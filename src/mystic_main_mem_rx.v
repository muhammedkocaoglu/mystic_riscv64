==> flow/design.v <==
`timescale 1ns / 1ps
module mystic_main_mem_rx(
        input  wire  		clk_i,
        input  wire  		rstn_i,
        input  wire  		rx_i,
        input  wire  [15:0] baud_div,  
        output reg          disable_core_n,  
        output reg   [7:0]  uart_mem_dout,
        output reg   [17:0] uart_mem_addr,
        output reg          uart_mem_we
    );
    wire        rx_done_tick_o;
    wire  [7:0] dout_o;
    reg [3:0] state;
    parameter S_IDLE    = 4'b0001;
    parameter S_DATA    = 4'b0010;
    parameter S_FILL_0  = 4'b0100;
    reg [20:0]      cntr;
    reg [31:0]      cntr_timeout;
    reg [4*8-1:0]   header_buffer;
    always @(posedge clk_i, negedge rstn_i) begin
        if (!rstn_i) begin
            cntr  <= 0;
            cntr_timeout    <= 0;
            disable_core_n  <= 1'b1;
            header_buffer   <= 0;
            state   <= S_IDLE;
        end else begin
            uart_mem_we     <= 1'b0;
            case (state)
                S_IDLE: begin
                    disable_core_n  <= 1'b1;
                    cntr_timeout    <= 0;
                    cntr    <= 0;
                    if (rx_done_tick_o) begin
                        header_buffer   <= {header_buffer[23:0], dout_o};
                    end
                    if (header_buffer == 32'hABCD1234) begin
                        state <= S_DATA;
                        disable_core_n  <= 1'b0;
                    end
                end
                S_DATA: begin
                    if (rx_done_tick_o) begin
                        uart_mem_dout   <= dout_o;
                        uart_mem_addr   <= cntr;
                        cntr            <= cntr + 1;
                        uart_mem_we     <= 1'b1;
                        cntr_timeout    <= 0;
                    end else begin
                        cntr_timeout    <= cntr_timeout + 1;
                    end
                    if (cntr_timeout >= 200_000) begin
                        state <= S_FILL_0;
                        header_buffer   <= 0;
                    end
                end
                S_FILL_0: begin
                    if (cntr >= 2**17) begin
                        state <= S_IDLE;
                        cntr <= 0;
                    end else begin
                        uart_mem_dout   <= 0;
                        uart_mem_addr   <= cntr;
                        cntr            <= cntr + 1;
                        uart_mem_we     <= 1'b1;
                    end
                end
            default: begin
                state <= S_IDLE;
            end
           endcase
        end
     end
uart_rx uart_rx (
    .clk_i           (clk_i           ),
    .rstn_i          (rstn_i          ),
    .rx_i            (rx_i            ),
    .baud_div        (baud_div        ),  
    .dout_o          (dout_o          ),
    .rx_done_tick_o  (rx_done_tick_o  )             
);
endmodule
`timescale 1ns / 1ps
module uart_rx (
    input  wire  		clk_i,
    input  wire  		rstn_i,
    input  wire  		rx_i,
    input  wire  [15:0] baud_div,  
    output wire  [7:0] 	dout_o,
    output reg   		rx_done_tick_o
);
	reg [3:0] state;
   parameter S_IDLE  = 4'b0001;
   parameter S_START = 4'b0010;
   parameter S_DATA  = 4'b0100;
   parameter S_STOP  = 4'b1000;
   integer bittimer = 0;
   integer bitcntr  = 0;
   reg [7:0] shreg  = 0;
   reg r_Rx_Data_R = 1'b1;
   reg r_Rx_Data_R2 = 1'b1;
   reg r_Rx_Data   = 1'b1;
   always @(posedge clk_i, negedge rstn_i) begin
      if (!rstn_i) begin
         r_Rx_Data_R  <= 1'b1;
         r_Rx_Data_R2 <= 1'b1;
         r_Rx_Data    <= 1'b1;
      end else begin
         r_Rx_Data_R    <= rx_i;
         r_Rx_Data_R2   <= r_Rx_Data_R;
         r_Rx_Data      <= r_Rx_Data_R2;
      end
   end
   always @(posedge clk_i, negedge rstn_i) begin
      if (!rstn_i) begin
         state	        <= S_IDLE;
         rx_done_tick_o	<= 0;
         bittimer		<= 0;
         bitcntr 	    <= 0;
         shreg           <= 8'h00;
      end else begin
         case (state)
               S_IDLE: begin
                  rx_done_tick_o	<= 0;
                  bittimer		<= 0;
                  if (r_Rx_Data == 1'b0) begin
                     state	<= S_START;
                  end
               end
               S_START : begin
                  if ( bittimer == baud_div/2-1 ) begin
                     state		<= S_DATA;
                     bittimer	<= 0;
                  end else begin
                     bittimer	<= bittimer + 1;
                  end
               end  
               S_DATA  : begin
                  if (bittimer == baud_div-1) begin
                     if ( bitcntr == 7 ) begin
                        state	<= S_STOP;
                        bitcntr	<= 0;
                     end else begin
                        bitcntr	<= bitcntr + 1;
                     end
                     shreg		<= {r_Rx_Data, (shreg[7:1])};
                     bittimer	<= 0;
                  end else begin
                     bittimer	<= bittimer + 1;
                  end
               end 
               S_STOP: begin
                  if (bittimer == baud_div-1) begin
                     state			<= S_IDLE;
                     bittimer		<= 0;
                     rx_done_tick_o	<= 1;
                  end else begin
                     bittimer	<= bittimer + 1;
                  end
               end  
               default : begin 
                  state <= S_IDLE;
               end
         endcase
      end
   end
    assign dout_o = shreg;
endmodule  
# Tool chain data of mystic_main_mem_rx
# Tool output for the design above, in the order of the flow.
# Line numbers count from 1 in the design file above.
# Cell names lack the library's common part.
# Not given: -
# design
design	mystic_main_mem_rx
clk_port	clk_i
lib	sky130hd
lib_corner	tt_025C_1v80

# Word level
# Counts by Yosys on the flattened word-level netlist (proc, flatten, opt, wreduce; memories kept). Register bits leave out memories and registers merged into their read ports (data or address). Print and check cells are left out. Cells with the same type and inputs are merged into one.
# op_classes
equal	22
muxes	34
add_sub_neg	6
cmp	2
n_reduce_logical	13
# op_table
operator	n
2-to-1 mux 32 bit	6
case mux 32 bit (select 2 bit)	2
case mux 32 bit (select 3 bit)	1
adder 32 x 2 -> 32 bit with constant B	2
equality test 32 bit	2
case mux 21 bit (select 3 bit)	1
2-to-1 mux 21 bit	2
case mux 18 bit (select 2 bit)	1
2-to-1 mux 18 bit	2
adder 32 x 1 -> 32 bit with constant B	1
>= comparator 32 x 18 -> 1 bit with constant B	1
equality test 32 bit with constant B	1
equality test 32 x 4 -> 1 bit with constant B	1
2-to-1 mux 4 bit	8
adder 21 x 1 -> 21 bit with constant B	1
>= comparator 21 x 18 -> 1 bit with constant B	1
subtractor 16 x 1 -> 17 bit with constant B	1
subtractor 15 x 1 -> 16 bit with constant B	1
case mux 8 bit (select 2 bit)	1
case mux 4 bit (select 4 bit)	1
2-to-1 mux 8 bit	2
inequality test 2 x 1 -> 1 bit with constant B	6
case mux 4 bit (select 3 bit)	1
inequality test 2 bit with constant B	5
equality test 4 x 1 -> 1 bit with constant B	2
equality test 4 x 2 -> 1 bit with constant B	2
equality test 4 x 3 -> 1 bit with constant B	2
AND reduction 2 bit	3
# Not listed: further kinds 10, cells in them 17.
# word_totals
word_cells	93
regBits	197
input_bits	19
out_inout_bits	28

# Logic depth
# Longest topological path by Yosys (ltp), each cell counted once; first at word level (registers and memories cut), then after technology mapping (sequential cells cut; the memories' decode and read muxes count).
# depth
depth_word	4
ABC_AREA	0
depth_mapped	12
ltp_nobuf	10

# Netlist
# Source: synth_stat.txt of the flow (Yosys; design flattened, memories mapped). It holds for the ABC_AREA given above (unset counts as 0); a run with the other value may have another netlist.
# Totals and module areas in this step are rounded.
# mapped
synth_area_um2	10200
buf_cells	64
sequential_area_um2	5047
ff_cells	196
cell_count	1103
# types
cell_type	n	type_area_um2
dfrtp_1	163	4.08E+03
edfxtp_1	27	810.778
nand2_1	181	679.402
o21ai_0	117	585.562
xor2_1	47	411.645
xnor2_1	33	289.027
nor4_1	41	256.496
nor2_1	59	221.462
nand3_1	41	205.197
clkbuf_1	54	202.694
o31ai_1	25	187.68
nand4_1	29	181.424
nor3_1	36	180.173
dfstp_2	6	157.651
and3_1	23	143.888
inv_1	34	127.622
o221ai_1	14	122.618
mux2_2	10	112.608
# Not listed: further types 46, cells in them 163.
# The figures by module come from a second, unflattened synthesis with its own total; it is not the netlist above.
# unflattened
hier_cells	1056
area_unflattened_um2	10490
# Each row is one instance without its submodules.
# by_module
mod	mod_seq_area_um2	n_inst	n_cells	area_um2
uart_rx	2007	1	589	5263
mystic_main_mem_rx	3040	1	467	5231

# Worst setup path after synthesis
# Path of least setup slack by OpenSTA after synthesis, without wires, with an ideal clock, recovery checks aside; 20% of the period is set as input and as output delay. Where synthesis merged equal registers, the netlist keeps one of their names.
# synth_path
path_kind	in2reg
start	input port baud_div[4]
end	register uart_rx.bittimer[17]
setup_time_ns	0.130
t_first_pin_ns	1.004
arrival_time_ns	3.596
n_path_buf	4
path_delay_ns	2.722
setup_slack_ns	1.293
in_delay_ns	1.004
required_time_ns	4.890
driving_pins	12
period_ns	5.02
period_less_setup_slack_ns	3.727
# "path_delay_ns" = arrival - input delay + setup time.
# "driving_pins": output pins that drive a net of the path, with the launching flip-flop's if there is one; two outputs of one cell count as two.
# "period_less_setup_slack_ns" = period - worst setup slack (recovery checks aside). The figure is calculated, with input and output delays left at 20% of the set period.
# The rows between start and end are the longest chain of elaborated cells between them; the timing report does not say that the signal goes this way. Where chains are equally long, one stands for them.
# Each line given opens the expression or statement behind the cell; cells for indexed reads and writes are added by Yosys, which also makes memories of some case tables.
# A register here has more assigning lines than the two given.
# synth_between
path_cell_list	buf_2 -> or4_1 -> buf_2 -> o21ai_2 -> a21oi_1 -> or4_1 -> o41a_1 -> nand2b_1 -> buf_2 -> buf_6 -> o221ai_1 -> o31ai_1
elab_chain_cells	4
cone_cells	7
cone_classes	add/sub (2); eq/ne (2); mux (3)
# synth_rtl
item	line_no	source
from (decl)	6	input  wire  [15:0] baud_div,
subtractor 16 x 1 -> 17 bit	154	if (bittimer == baud_div-1) begin
equality test 32 bit	154
2-to-1 mux 32 bit	154
case mux 32 bit (select 3 bit)	123	case (state)
to (assign)	136	bittimer <= bittimer + 1;
to (assign)	150	bittimer <= bittimer + 1;
to (decl)	98	integer bittimer = 0;

# Worst path after layout
# From the final timing report of run 1: the path of least setup slack in the routed layout; clock arrival at registers is part of the times.
# layout_path
path_kind	in2reg
start	input port baud_div[5]
end	register uart_rx.bittimer[8]
required_time_ns	2.45
setup_slack_ns	-0.65
setup_time_ns	0.12
n_path_buf	4
in_delay_ns	0.43
arrival_time_ns	3.09
driving_pins	11
period_ns	2.14
t_first_pin_ns	0.43
# The rows between start and end are the longest chain of elaborated cells between them; the timing report does not say that the signal goes this way. Where chains are equally long, one stands for them.
# A register here has more assigning lines than the two given.
# layout_between
path_cell_list	buf_6 -> or4_4 -> buf_6 -> o21ai_4 -> a21oi_2 -> or4_4 -> o41a_1 -> buf_6 -> nor2_4 -> clkbuf_16 -> o22ai_1
elab_chain_cells	4
cone_cells	7
cone_classes	add/sub (2); eq/ne (2); mux (3)
# layout_rtl
item	line_no	source
from (decl)	6	input  wire  [15:0] baud_div,
subtractor 16 x 1 -> 17 bit	154	if (bittimer == baud_div-1) begin
equality test 32 bit	154
2-to-1 mux 32 bit	154
case mux 32 bit (select 3 bit)	123	case (state)
to (assign)	136	bittimer <= bittimer + 1;
to (assign)	150	bittimer <= bittimer + 1;
to (decl)	98	integer bittimer = 0;

# 2 stored runs of mystic_main_mem_rx in the flow (synthesis by Yosys, layout by OpenROAD, sky130hd cells), in arbitrary order. Constraints: input delay and output delay 20% of the set period each, output load 0.01 pF.
# "achieved_period_ns" means the clock period less the worst setup slack. The figure is calculated, with input and output delays left at 20% of the set period.
# "worst_path_time_ns" = time allowed to the worst setup path (clock period - input delay - output delay, where it has them) - its slack; a late launch clock adds to it, a late capture clock takes from it.
# The results are shown rounded.
# A setting shown as . is not set for that run.
run	period_ns	CORE_UTILIZATION	PLACE_DENSITY	GPL_TIMING_DRIVEN	CTS_CLUSTER_SIZE	CAP_MARGIN	SLEW_MARGIN	MIN_ROUTING_LAYER	MAX_ROUTING_LAYER	CORE_MARGIN	CORE_ASPECT_RATIO	CELL_PAD_IN_SITES_GLOBAL_PLACEMENT	CELL_PAD_IN_SITES_DETAIL_PLACEMENT	GPL_ROUTABILITY_DRIVEN	achieved_period_ns	synthArea_um2	final_stdcell_area_um2	worst_path_time_ns	worst_setup_path_type	die_area_um2	hold_ws_ns	fin_ws_ns
run 1	2.14	20	0.48	1	96	35	10	met1	met4	2	.	.	.	.	2.788	10200	15150	2.36	in2reg	52850	0.363	-0.648
run 2	6.4	40	0.36	.	.	20	25	.	met5	2	1.07	2	0	1	4.738	10200	11570	3.46	in2reg	26810	0.359	1.662
